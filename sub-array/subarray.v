==> flow/design.v <==
`timescale 1ns / 1ps
module PE_unit #(
    parameter DATA_WIDTH = 16,  
    parameter ACCUM_WIDTH = 32  
) (
    input wire                      clk,
    input wire                      rst_n,
    input wire [1:0]                dataflow_sel,  
    input wire                      preload_en,    
    input wire [DATA_WIDTH-1:0]     preload_data,  
    input wire [DATA_WIDTH-1:0]     input_0,      
    input wire [ACCUM_WIDTH-1:0]    input_1,      
    input wire [DATA_WIDTH-1:0]     input_2,     
    output wire [DATA_WIDTH-1:0]    output_0,     
    output wire [ACCUM_WIDTH-1:0]   output_1,     
    output wire [DATA_WIDTH-1:0]    output_2    
);
    localparam WS_MODE = 2'b00;
    localparam IS_MODE = 2'b01;
    localparam OS_MODE = 2'b10;
    reg [DATA_WIDTH-1:0]   local_buffer;  
    reg [ACCUM_WIDTH-1:0]  accumulator;   
    wire [DATA_WIDTH-1:0]  multiplier_in_A;
    wire [DATA_WIDTH-1:0]  multiplier_in_B;
    wire [ACCUM_WIDTH-1:0] adder_in_B;
    wire [ACCUM_WIDTH-1:0] mac_result;
    reg [DATA_WIDTH-1:0]   output_0_reg;
    reg [ACCUM_WIDTH-1:0]  output_1_reg;
    reg [DATA_WIDTH-1:0]   output_2_reg;
    assign multiplier_in_A = (dataflow_sel == OS_MODE)? input_0 : local_buffer;
    assign multiplier_in_B = input_2;
    assign adder_in_B = (dataflow_sel == OS_MODE)? accumulator : input_1;
    assign mac_result = (multiplier_in_A * multiplier_in_B) + adder_in_B;
    always @(posedge clk or negedge rst_n) begin
        if (!rst_n) begin
            local_buffer <= 0;
            accumulator  <= 0;
            output_0_reg <= 0;
            output_1_reg <= 0;
            output_2_reg <= 0;
        end else begin
            if (preload_en) begin
                local_buffer <= preload_data;
            end
            accumulator <= mac_result;
            case (dataflow_sel)
                WS_MODE: begin
                    output_0_reg <= 0;  
                    output_1_reg <= mac_result;  
                    output_2_reg <= input_2;     
                end
                IS_MODE: begin
                    output_0_reg <= 0;  
                    output_1_reg <= mac_result;  
                    output_2_reg <= input_2;     
                end
                OS_MODE: begin
                    output_0_reg <= input_0;     
                    output_1_reg <= 0;  
                    output_2_reg <= input_2;     
                end
                default: begin
                    output_0_reg <= 0;
                    output_1_reg <= 0;
                    output_2_reg <= 0;
                end
            endcase
        end
    end
    assign output_0 = output_0_reg;
    assign output_1 = output_1_reg;
    assign output_2 = output_2_reg;
endmodule
module sub_array #(
    parameter ROWS = 4,
    parameter COLS = 4,
    parameter DATA_WIDTH = 16,
    parameter ACCUM_WIDTH = 32
) (
    input wire clk,
    input wire rst,
    input wire [1:0] dataflow_sel,
    input wire stationary_sel,
    input wire signed [COLS-1:0][DATA_WIDTH-1:0] array_ifmap_in,
    input wire signed [ROWS-1:0][DATA_WIDTH-1:0] array_weight_in,
    input wire signed [COLS-1:0][ACCUM_WIDTH-1:0] array_psum_in_v,
    input wire signed [ROWS-1:0][ACCUM_WIDTH-1:0] array_psum_in_h,
    output wire signed [COLS-1:0][DATA_WIDTH-1:0] array_ifmap_out,
    output wire signed [ROWS-1:0][DATA_WIDTH-1:0] array_weight_out,
    output wire signed [COLS-1:0][ACCUM_WIDTH-1:0] array_psum_out_v,
    output wire signed [ROWS-1:0][ACCUM_WIDTH-1:0] array_psum_out_h
);
    wire signed [ROWS:0][COLS:0][DATA_WIDTH-1:0] ifmap_wires;
    wire signed [ROWS:0][COLS:0][DATA_WIDTH-1:0] weight_wires;
    wire signed [ROWS:0][COLS:0][ACCUM_WIDTH-1:0] psum_v_wires;
    wire signed [ROWS:0][COLS:0][ACCUM_WIDTH-1:0] psum_h_wires;
    genvar r, c;
    generate
        for (r = 0; r < ROWS; r = r + 1) begin: row_gen
            for (c = 0; c < COLS; c = c + 1) begin: col_gen
                PE_unit #(
                    .DATA_WIDTH(DATA_WIDTH),
                    .ACCUM_WIDTH(ACCUM_WIDTH)
                ) pe_inst (
                    .clk(clk),
                    .rst_n(~rst),
                    .dataflow_sel(dataflow_sel),
                    .preload_en(stationary_sel),
                    .preload_data((dataflow_sel == 2'b00) ? ifmap_wires[r][c] : weight_wires[r][c]),
                    .input_0(ifmap_wires[r][c]),      
                    .input_1(psum_h_wires[r][c]),     
                    .input_2(weight_wires[r][c]),     
                    .output_0(ifmap_wires[r][c+1]),   
                    .output_1(psum_v_wires[r+1][c]),  
                    .output_2(weight_wires[r+1][c])   
                );
                assign psum_h_wires[r][c+1] = psum_h_wires[r][c];
            end
        end
    endgenerate
    genvar i;
    generate
        for (i = 0; i < COLS; i = i + 1) begin: boundary_col_connect
            assign weight_wires[0][i] = array_weight_in[i];
            assign psum_v_wires[0][i] = array_psum_in_v[i];
            assign array_weight_out[i] = weight_wires[ROWS][i];
            assign array_psum_out_v[i] = psum_v_wires[ROWS][i];
        end
        for (i = 0; i < ROWS; i = i + 1) begin: boundary_row_connect
            assign ifmap_wires[i][0] = array_ifmap_in[i];
            assign psum_h_wires[i][0] = array_psum_in_h[i];
            assign array_ifmap_out[i] = ifmap_wires[i][COLS];
            assign array_psum_out_h[i] = psum_h_wires[i][COLS];
        end
    endgenerate
endmodule
# Step by step through the tools: sub_array

What the tools print for sub_array, step after step.
Line numbers count from 1 in the design file above.
Operators: Yosys type, input widths -> output width; for muxes data width and select width s.
Not given: n/a

Design top: sub_array
Clock: clk
Standard-cell library: sky130hd
Library corner: tt_025C_1v80

# After elaboration

Counts by Yosys on the flattened word-level netlist (proc, flatten, opt, wreduce; memories kept). Register bits leave out memories and registers merged into their read ports (data or address); mux counts leave out enables and synchronous resets folded into registers. Print and check cells are left out. Cells with the same type and inputs are merged into one.

Word width x clocked read ports: 0
Memories kept: 0
RAM bits: 0
Memory bits (read-only): 0
Flip-flop bits (word level): 832
Latch bits: 0

Multiplexer cells: 48
Reduce/logical cells: 3
Magnitude comparators: 0
$mul: 4
Add/subtract/negate cells: 4
Bitwise operators: 0
Shift operators: 0
Div/mod/pow operators: 0
Eq/ne operators: 2

Operators by type and width:

| kind               | number |
| $mul 16x16->32     | 4 |
| $mux 16            | 40 |
| $mux 32            | 8 |
| $add 32x32->32     | 4 |
| $reduce_or 3->1    | 1 |
| $eq 2x1->1 const B | 1 |
| $eq 2x2->1 const B | 1 |
| $logic_not 2->1    | 1 |
| $reduce_or 2->1    | 1 |

# Depth

Depth = most cells in a row (Yosys ltp): at word level without a register or memory, in the mapped netlist without a sequential cell, where the memories' decode and read muxes count.

Depth after elaboration: 5
ABC_AREA: 0
Gate-level depth with buffers: 28

# Netlist

Yosys stat after the flow's synthesis: flattened, memories mapped to cells. It holds for the ABC_AREA given above (unset counts as 0); a run with the other value may have another netlist.
The area totals of this step are shown rounded.

Flip-flops: 832
Cells in the netlist: 6737
Synthesis area: 0.0674 mm²
Area of sequential cells: 0.0208 mm²

Cell types:

| cell type                 | number |
| sky130_fd_sc_hd__dfrtp_1  | 832 |
| sky130_fd_sc_hd__fa_1     | 900 |
| sky130_fd_sc_hd__and2_1   | 1116 |
| sky130_fd_sc_hd__ha_1     | 396 |
| sky130_fd_sc_hd__inv_1    | 1247 |
| sky130_fd_sc_hd__nand2_1  | 732 |
| sky130_fd_sc_hd__buf_4    | 192 |
| sky130_fd_sc_hd__a21oi_1  | 253 |
| sky130_fd_sc_hd__clkbuf_1 | 275 |
| sky130_fd_sc_hd__a21o_1   | 108 |
| sky130_fd_sc_hd__mux2i_1  | 67 |
| sky130_fd_sc_hd__xnor2_1  | 72 |
| sky130_fd_sc_hd__nor2_1   | 142 |
| sky130_fd_sc_hd__o21ai_0  | 72 |
| sky130_fd_sc_hd__xor2_1   | 37 |
| sky130_fd_sc_hd__nor2b_1  | 33 |
| sky130_fd_sc_hd__o21a_1   | 18 |
| sky130_fd_sc_hd__a211oi_1 | 16 |

Other cell types: 53; their cells: 229.
By module: a second synthesis without flattening, with its own total; a netlist apart from the flattened one above.

Cell total of the unflattened synthesis: 23214
Area (unflattened synthesis): 0.224 mm²

Each row is one instance without its submodules.

By module:

| module    | cells | times used | area (mm²) | seq. area (mm²) |
| PE_unit   | 1425  | 16         | 0.0137     | 0.0028 |
| sub_array | 414   | 1          | 0.00447    | 0 |

# Path before layout

Path of least setup slack by OpenSTA after synthesis, without wires, with an ideal clock, recovery checks aside; 20% of the period is set as input and as output delay. Where synthesis merged equal registers, the netlist keeps one of their names.

Path type: in2reg
Start point: input port dataflow_sel[1]
End point: register row_gen[3].col_gen[0].pe_inst.output_1_reg[31]
Delay of the path: 6565 ps
Data required time: 9383 ps
Path slack: 1027 ps
Arrival time: 8356 ps
Stages: 24
Clock period: 9490 ps
Synthesis period reached: 8463 ps

"delay of the path" is the arrival time less input delay plus setup time.
"stages": output pins that drive a net of the path, with the launching flip-flop's if there is one; two outputs of one cell count as two.
"synthesis period reached" = period - worst setup slack (recovery checks aside). The figure is calculated, with input and output delays left at 20% of the set period.
Between the ends stands the longest chain of elaborated cells between them, by number of cells; it is not shown to be the way that was timed. Of several equally long chains one is given.
Each line given opens the expression or statement behind the cell; cells for indexed reads and writes are added by Yosys, which also makes memories of some case tables.
At most two assigning lines are given for a register; there are more.

Path through: sky130_fd_sc_hd__inv_1 > sky130_fd_sc_hd__nor2_1 > sky130_fd_sc_hd__clkbuf_1 > sky130_fd_sc_hd__clkbuf_1 > sky130_fd_sc_hd__and2_1 > sky130_fd_sc_hd__a21o_1 > sky130_fd_sc_hd__clkbuf_1 > sky130_fd_sc_hd__nand2_1 > sky130_fd_sc_hd__fa_1 > sky130_fd_sc_hd__inv_1 > sky130_fd_sc_hd__fa_1 > sky130_fd_sc_hd__fa_1 > sky130_fd_sc_hd__fa_1 > sky130_fd_sc_hd__fa_1 > sky130_fd_sc_hd__inv_1 > sky130_fd_sc_hd__fa_1 > sky130_fd_sc_hd__inv_1 > sky130_fd_sc_hd__ha_1 > sky130_fd_sc_hd__clkbuf_1 > sky130_fd_sc_hd__nand4_1 > sky130_fd_sc_hd__or4_1 > sky130_fd_sc_hd__o21ai_2 > sky130_fd_sc_hd__mux2_4 > sky130_fd_sc_hd__a2111oi_4
Cells in the longest elaborated chain: 5

Ends and longest elaborated chain, after synthesis:

| item               | line | text |
| start: declaration | 82   | `input wire [1:0] dataflow_sel,` |
| $eq 2x2->1         | 30   | `assign multiplier_in_A = (dataflow_sel == OS_MODE)? input_0 : local_buffer;` |
| $mux 16            | 30   |  |
| $mul 16x16->32     | 33   | `assign mac_result = (multiplier_in_A * multiplier_in_B) + adder_in_B;` |
| $add 32x32->32     | 33   |  |
| $mux 32            | 46   | `case (dataflow_sel)` |
| end: assignment    | 49   | `output_1_reg <= mac_result;` |
| end: assignment    | 54   | `output_1_reg <= mac_result;` |
| end: declaration   | 28   | `reg [ACCUM_WIDTH-1:0]  output_1_reg;` |

# Path in the finished layout

Path of least setup slack in the final report of flow run A (OpenROAD, finished layout, wires in). Where an end is a register, its clock arrival counts in the times.
The path's times are printed in steps of 10 ps; the period is the one set.

Path type: in2reg
Start point: input port dataflow_sel[1]
End point: register row_gen[3].col_gen[0].pe_inst.output_1_reg[31]
Data required time: 7780 ps
Stages: 27
Clock period: 7250 ps
Arrival time: 8100 ps
Path slack: -320 ps

Between the ends stands the longest chain of elaborated cells between them, by number of cells; it is not shown to be the way that was timed. Of several equally long chains one is given.
At most two assigning lines are given for a register; there are more.

Path through: sky130_fd_sc_hd__buf_12 > sky130_fd_sc_hd__inv_8 > sky130_fd_sc_hd__nor2_4 > sky130_fd_sc_hd__buf_12 > sky130_fd_sc_hd__clkbuf_16 > sky130_fd_sc_hd__clkbuf_16 > sky130_fd_sc_hd__and2_4 > sky130_fd_sc_hd__a21o_1 > sky130_fd_sc_hd__buf_6 > sky130_fd_sc_hd__and2_4 > sky130_fd_sc_hd__fa_1 > sky130_fd_sc_hd__inv_1 > sky130_fd_sc_hd__fa_2 > sky130_fd_sc_hd__fa_2 > sky130_fd_sc_hd__inv_2 > sky130_fd_sc_hd__fa_2 > sky130_fd_sc_hd__fa_1 > sky130_fd_sc_hd__inv_1 > sky130_fd_sc_hd__fa_1 > sky130_fd_sc_hd__inv_1 > sky130_fd_sc_hd__ha_1 > sky130_fd_sc_hd__clkbuf_8 > sky130_fd_sc_hd__a211o_1 > sky130_fd_sc_hd__o211ai_4 > sky130_fd_sc_hd__o21ai_4 > sky130_fd_sc_hd__mux2_4 > sky130_fd_sc_hd__a2111oi_4
Cells in the longest elaborated chain: 5

Ends and longest elaborated chain, after layout:

| item               | line | text |
| start: declaration | 82   | `input wire [1:0] dataflow_sel,` |
| $eq 2x2->1         | 30   | `assign multiplier_in_A = (dataflow_sel == OS_MODE)? input_0 : local_buffer;` |
| $mux 16            | 30   |  |
| $mul 16x16->32     | 33   | `assign mac_result = (multiplier_in_A * multiplier_in_B) + adder_in_B;` |
| $add 32x32->32     | 33   |  |
| $mux 32            | 46   | `case (dataflow_sel)` |
| end: assignment    | 49   | `output_1_reg <= mac_result;` |
| end: assignment    | 54   | `output_1_reg <= mac_result;` |
| end: declaration   | 28   | `reg [ACCUM_WIDTH-1:0]  output_1_reg;` |

==> runs of sub_array <==
sub_array through Yosys and OpenROAD on sky130hd: 2 stored runs, unordered, with their settings and measured results. The constraints put input and output delay at 20% of the set period each and load the outputs with 0.01 pF.
By "clock period reached" is meant the clock period of the run minus its worst setup slack. This is arithmetic on one report: input and output delays are still those of the set period (20% each).
"total power after layout" is the tool's figure for a default switching activity; nothing was simulated.
Measured values are rounded.
Among the settings, -- means not set for that run.

| name                                  | flow run A | flow run B |
| period_ns                             | 7.25       | 17.2       |
| CORE_UTILIZATION                      | 57         | 57         |
| SETUP_SLACK_MARGIN                    | 0.92       | 4.3        |
| PLACE_DENSITY                         | 0.79       | --         |
| CELL_PAD_IN_SITES_GLOBAL_PLACEMENT    | 0          | 2          |
| TNS_END_PERCENT                       | 55         | --         |
| ABC_AREA                              | 0          | --         |
| GPL_TIMING_DRIVEN                     | 0          | --         |
| CTS_CLUSTER_DIAMETER                  | 96         | --         |
| MIN_ROUTING_LAYER                     | met1       | --         |
| CAP_MARGIN                            | 20         | 10         |
| CORE_MARGIN                           | 2          | 4          |
| SLEW_MARGIN                           | 20         | 10         |
| die size (mm²)                        | 0.121      | 0.124      |
| post-layout utilization (%)           | 72.9       | 64.0       |
| area of the synthesized netlist (mm²) | 0.0674     | 0.0674     |
| total power after layout (mW)         | 35.5       | 11.0       |
| setup slack of the worst path (ps)    | -319       | 5330       |
| clock period reached (ps)             | 7569       | 11867      |
| total negative setup slack (ps)       | -5180      | 0          |
