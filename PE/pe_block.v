==> flow/design.v <==
module pe_block #(
    parameter DATA_WIDTH = 8,
    parameter ACCUM_WIDTH = 32
) (
    input wire clk,
    input wire rst,
    input wire [1:0] dataflow_sel,  
    input wire stationary_sel,      
    input wire signed [DATA_WIDTH-1:0] ifmap_in,     
    input wire signed [DATA_WIDTH-1:0] weight_in,    
    input wire signed [ACCUM_WIDTH-1:0] psum_in_v,    
    input wire signed [ACCUM_WIDTH-1:0] psum_in_h,    
    output wire signed [DATA_WIDTH-1:0] ifmap_out,    
    output wire signed [DATA_WIDTH-1:0] weight_out,   
    output wire signed [ACCUM_WIDTH-1:0] psum_out_v,   
    output wire signed [ACCUM_WIDTH-1:0] psum_out_h    
);
    localparam OS_MODE = 2'b00;
    localparam WS_MODE = 2'b01;
    localparam IS_MODE = 2'b10;
    reg signed [DATA_WIDTH-1:0] ifmap_reg;
    reg signed [DATA_WIDTH-1:0] weight_reg;
    reg signed [ACCUM_WIDTH-1:0] psum_reg;
    wire signed [ACCUM_WIDTH-1:0] psum_in_selected;
    wire signed [(DATA_WIDTH*2)-1:0] mac_mult_result;
    wire signed [ACCUM_WIDTH-1:0] mac_add_result;
    always @(posedge clk or posedge rst) begin
        if (rst) begin
            ifmap_reg  <= 0;
            weight_reg <= 0;
            psum_reg   <= 0;
        end else begin
            if (dataflow_sel == IS_MODE && stationary_sel) begin
                ifmap_reg <= ifmap_reg;
            end else begin
                ifmap_reg <= ifmap_in;
            end
            if (dataflow_sel == WS_MODE && stationary_sel) begin
                weight_reg <= weight_reg;
            end else begin
                weight_reg <= weight_in;
            end
            psum_reg <= mac_add_result;
        end
    end
    assign psum_in_selected = (dataflow_sel == OS_MODE) ? psum_in_v : psum_in_h;
    assign mac_mult_result = ifmap_reg * weight_reg;
    assign mac_add_result = mac_mult_result + psum_in_selected;
    assign ifmap_out  = ifmap_reg;
    assign weight_out = weight_reg;
    assign psum_out_h = (dataflow_sel == IS_MODE || dataflow_sel == WS_MODE) ? psum_reg : 0;
    assign psum_out_v = (dataflow_sel == OS_MODE) ? psum_reg : 0;
endmodule
From RTL to reports: pe_block. Tool output for the design above, in the order of the flow. Lines are those of the file above, counted from 1. Operators: Yosys type, input widths -> output width; for muxes data width and select width s. Library cell names are shortened. Not given: -

Top: pe_block. Clock port: clk. Cell library: sky130hd. Library corner: tt_025C_1v80.

Word level. Counts by Yosys on the flattened word-level netlist (proc, flatten, opt, wreduce; memories kept). Register bits leave out memories and registers merged into their read ports (data or address); mux counts leave out enables and synchronous resets folded into registers. Print and check cells are left out. Cells with the same type and inputs are merged into one.

The entry for bits in registers reads 48. Under cells after elaboration stands 14. The figure for input port bits is 85. Output and inout port bits: 80.

Equality and inequality tests: 2. The entry for muxes and demuxes reads 3. The entry for multipliers reads 1. Under $add $sub $neg stands 1. The figure for reductions and logical operators is 4.

Operator list (number): $mul 8x8->16 (1); $mux 32 (3); $add 16x32->32 (1); $logic_and 1x1->1 (2); $eq 2x1->1 const B (1); $eq 2x2->1 const B (1); $logic_not 2->1 (1); $logic_or 1x1->1 (1).

Longest topological paths. Depth = most cells in a row (Yosys ltp): at word level without a register or memory, in the mapped netlist without a sequential cell, where the memories' decode and read muxes count.

Under depth in word-level cells stands 3. Under ABC_AREA stands 0. For depth in mapped cells the number is 23.

Mapped cells and area. The flow's flattened synthesis, as Yosys stat reports it; memories are mapped. The netlist is that of the ABC_AREA named above (0 if unset); the other value can give another one. The area totals of this step are shown rounded.

For chip area (Yosys) the number is 0.007555 mm2. The figure for cells in the netlist is 718. For flip-flops the number is 48. The entry for sequential part of the area reads 0.001201 mm2. For buffer cells the number is 17.

Cell types: fa_1 (number 136, total area 2.72E+03 um2); dfrtp_1 (number 48, total area 1.2E+03 um2); ha_1 (number 73, total area 913.376 um2); and2_1 (number 96, total area 600.576 um2); inv_1 (number 121, total area 454.186 um2); mux2i_1 (number 30, total area 300.288 um2); xnor2_1 (number 23, total area 201.443 um2); mux2_2 (number 17, total area 191.434 um2); nand2_1 (number 36, total area 135.13 um2); a21oi_1 (number 24, total area 120.115 um2); xor2_1 (number 9, total area 78.826 um2); a21o_1 (number 10, total area 75.072 um2); nor2_1 (number 16, total area 60.058 um2); clkbuf_1 (number 12, total area 45.043 um2); nand2b_1 (number 7, total area 43.792 um2); o21ai_0 (number 8, total area 40.038 um2); o21a_1 (number 4, total area 30.029 um2); a211oi_1 (number 3, total area 22.522 um2).

Other cell types: 29; their cells: 45.

Timing after synthesis. OpenSTA on the mapped netlist: ideal clock, no wires. The path of least setup slack (recovery checks aside). Input and output delay are each 20% of the period. Register names are those of the netlist, which keeps one name where synthesis merged equal registers.

Path kind: input-to-reg. Start: in dataflow_sel[0]. End: reg psum_reg[30]. Required time: 7919 ps. Under stages on the path stands 21. Under period stands 8040 ps. The figure for data arrival time is 6880 ps. The figure for slack is 1040 ps. For setup time the number is 121 ps. For delay of the path the number is 5393 ps. The figure for period reached after synthesis is 7000 ps.

"delay of the path" = arrival - input delay + setup time. "stages on the path": output pins that drive a net of the path, with the launching flip-flop's if there is one; two outputs of one cell count as two. "period reached after synthesis" = period - worst setup slack (recovery checks aside). The figure is calculated, with input and output delays left at 20% of the set period. The rows between start and end are the longest chain of elaborated cells between them; the timing report does not say that the signal goes this way. Where chains are equally long, one stands for them. Each line given opens the expression or statement behind the cell; cells for indexed reads and writes are added by Yosys, which also makes memories of some case tables.

Path through: inv_1 > ha_1 > clkbuf_1 > buf_1 > mux2i_1 > fa_1 > inv_1 > fa_1 > inv_1 > fa_1 > inv_1 > fa_1 > fa_1 > ha_1 > o21ai_1 > a211oi_1 > o41ai_1 > a21oi_2 > a31oi_2 > o22a_1 > o21ai_1. The figure for length of the longest elaborated chain is 3. The entry for elaborated cells between the ends (all ways) reads 3. Those cells by class: add/sub: 1; mux: 1; reduce/logical: 1.

Ends and longest elaborated chain, after synthesis: from (decl) (RTL line 7) `input wire [1:0] dataflow_sel,`; $logic_not 2->1 (RTL line 46) `assign psum_in_selected = (dataflow_sel == OS_MODE) ? psum_in_v : psum_in_h;`; $mux 32 (RTL line 46); $add 16x32->32 (RTL line 48) `assign mac_add_result = mac_mult_result + psum_in_selected;`; to (assign) (RTL line 31) `psum_reg   <= 0;`; to (assign) (RTL line 43) `psum_reg <= mac_add_result;`; to (decl) (RTL line 23) `reg signed [ACCUM_WIDTH-1:0] psum_reg;`.

Path in the finished layout. From the final timing report of flow run A: the path of least setup slack in the routed layout; clock arrival at registers is part of the times. The path's times are printed in steps of 10 ps; the period is the one set.

Path kind: input-to-reg. Start: in dataflow_sel[0]. End: reg psum_reg[30]. Under period stands 6330 ps. The figure for slack is -300 ps. Required time: 6510 ps. For setup time the number is 120 ps. The figure for data arrival time is 6810 ps. Under stages on the path stands 21.

The rows between start and end are the longest chain of elaborated cells between them; the timing report does not say that the signal goes this way. Where chains are equally long, one stands for them.

Path through: clkdlybuf4s50_1 > inv_1 > ha_4 > buf_4 > mux2i_2 > fa_1 > inv_1 > fa_1 > fa_1 > fa_1 > ha_1 > ha_1 > buf_6 > a21o_1 > a21o_1 > o41ai_2 > a21oi_2 > buf_4 > a31oi_4 > o22a_1 > o21ai_1. The figure for length of the longest elaborated chain is 3. The entry for elaborated cells between the ends (all ways) reads 3. Those cells by class: add/sub: 1; mux: 1; reduce/logical: 1.

Ends and longest elaborated chain, after layout: from (decl) (RTL line 7) `input wire [1:0] dataflow_sel,`; $logic_not 2->1 (RTL line 46) `assign psum_in_selected = (dataflow_sel == OS_MODE) ? psum_in_v : psum_in_h;`; $mux 32 (RTL line 46); $add 16x32->32 (RTL line 48) `assign mac_add_result = mac_mult_result + psum_in_selected;`; to (assign) (RTL line 31) `psum_reg   <= 0;`; to (assign) (RTL line 43) `psum_reg <= mac_add_result;`; to (decl) (RTL line 23) `reg signed [ACCUM_WIDTH-1:0] psum_reg;`.

Subject: flow runs of pe_block

Hi,

Stored flow runs of pe_block (2 of them; Yosys, OpenROAD, sky130hd). They differ in their settings and are not a sequence. Constraints: input delay and output delay 20% of the set period each, output load 0.01 pF. "clock period achieved" means the clock period less the worst setup slack. The figure is calculated, with input and output delays left at 20% of the set period. "worst setup path time" = time allowed to the worst setup path (clock period - input delay - output delay, where it has them) - its slack; a late launch clock adds to it, a late capture clock takes from it. "worst setup path time" is given in steps of 10 ps. The results are shown rounded.

Files of flow run A:
==> flow/run.sh <==
#!/bin/bash
# the make line also repeats the synthesis and layout settings of config.mk as NAME=value (left out here)
make -C /OpenROAD-flow-scripts/flow DESIGN_CONFIG=/design/flow/config.mk WORK_HOME=/design/flow/orfs CLKGATE_MAP_FILE= finish
==> flow/config.mk <==
export PLATFORM = sky130hd
export DESIGN_NAME = pe_block
export DESIGN_NICKNAME = pe_block
export VERILOG_FILES = /design/flow/design.v
export SDC_FILE = /design/flow/constraint.sdc
export NUM_CORES = 4
export LEC_CHECK = 0
export ABC_AREA = 0
export CAP_MARGIN = 20
export CELL_PAD_IN_SITES_DETAIL_PLACEMENT = 1
export CORE_MARGIN = 2
export CORE_UTILIZATION = 37
export CTS_CLUSTER_DIAMETER = 156
export GPL_ROUTABILITY_DRIVEN = 1
export GPL_TIMING_DRIVEN = 0
export MAX_ROUTING_LAYER = met5
export PLACE_DENSITY_LB_ADDON = 0.28
export SETUP_SLACK_MARGIN = -0.5
export SLEW_MARGIN = 20
==> flow/constraint.sdc <==
create_clock -name core_clock -period 6.33 [get_ports {clk}]
set_input_delay 1.2660 -clock core_clock [delete_from_list [all_inputs] [get_ports {clk}]]
set_output_delay 1.2660 -clock core_clock [all_outputs]
set_load 0.01 [all_outputs]

Results of flow run A. The chip area in the Yosys report is 0.007555 mm2. The area of the die comes to 0.02158 mm2. The standard-cell area after layout comes to 0.009953 mm2. The utilization of the finished layout comes to 49.5 %. The measured setup slack of the critical path is -300 ps. The setup total negative slack comes to -2560 ps. The smallest hold slack stands at 769 ps. The clock period achieved comes to 6630 ps. The worst setup path time reads 5360 ps. Critical path type: input-to-reg.

Files of flow run B:
==> flow/run.sh <==
#!/bin/bash
# the make line also repeats the synthesis and layout settings of config.mk as NAME=value (left out here)
make -C /OpenROAD-flow-scripts/flow DESIGN_CONFIG=/design/flow/config.mk WORK_HOME=/design/flow/orfs CLKGATE_MAP_FILE= finish
==> flow/config.mk <==
export PLATFORM = sky130hd
export DESIGN_NAME = pe_block
export DESIGN_NICKNAME = pe_block
export VERILOG_FILES = /design/flow/design.v
export SDC_FILE = /design/flow/constraint.sdc
export NUM_CORES = 4
export LEC_CHECK = 0
export CAP_MARGIN = 20
export CORE_MARGIN = 2
export CORE_UTILIZATION = 70
export SLEW_MARGIN = 20
==> flow/constraint.sdc <==
create_clock -name core_clock -period 7.42 [get_ports {clk}]
set_input_delay 1.4840 -clock core_clock [delete_from_list [all_inputs] [get_ports {clk}]]
set_output_delay 1.4840 -clock core_clock [all_outputs]
set_load 0.01 [all_outputs]

Results of flow run B. The chip area in the Yosys report is 0.007555 mm2. The area of the die comes to 0.01164 mm2. The standard-cell area after layout comes to 0.009454 mm2. The utilization of the finished layout comes to 90.8 %. The measured setup slack of the critical path is 359 ps. The setup total negative slack comes to 0 ps. The smallest hold slack stands at 793 ps. The clock period achieved comes to 7061 ps. The worst setup path time reads 5580 ps. Critical path type: input-to-reg.

Regards
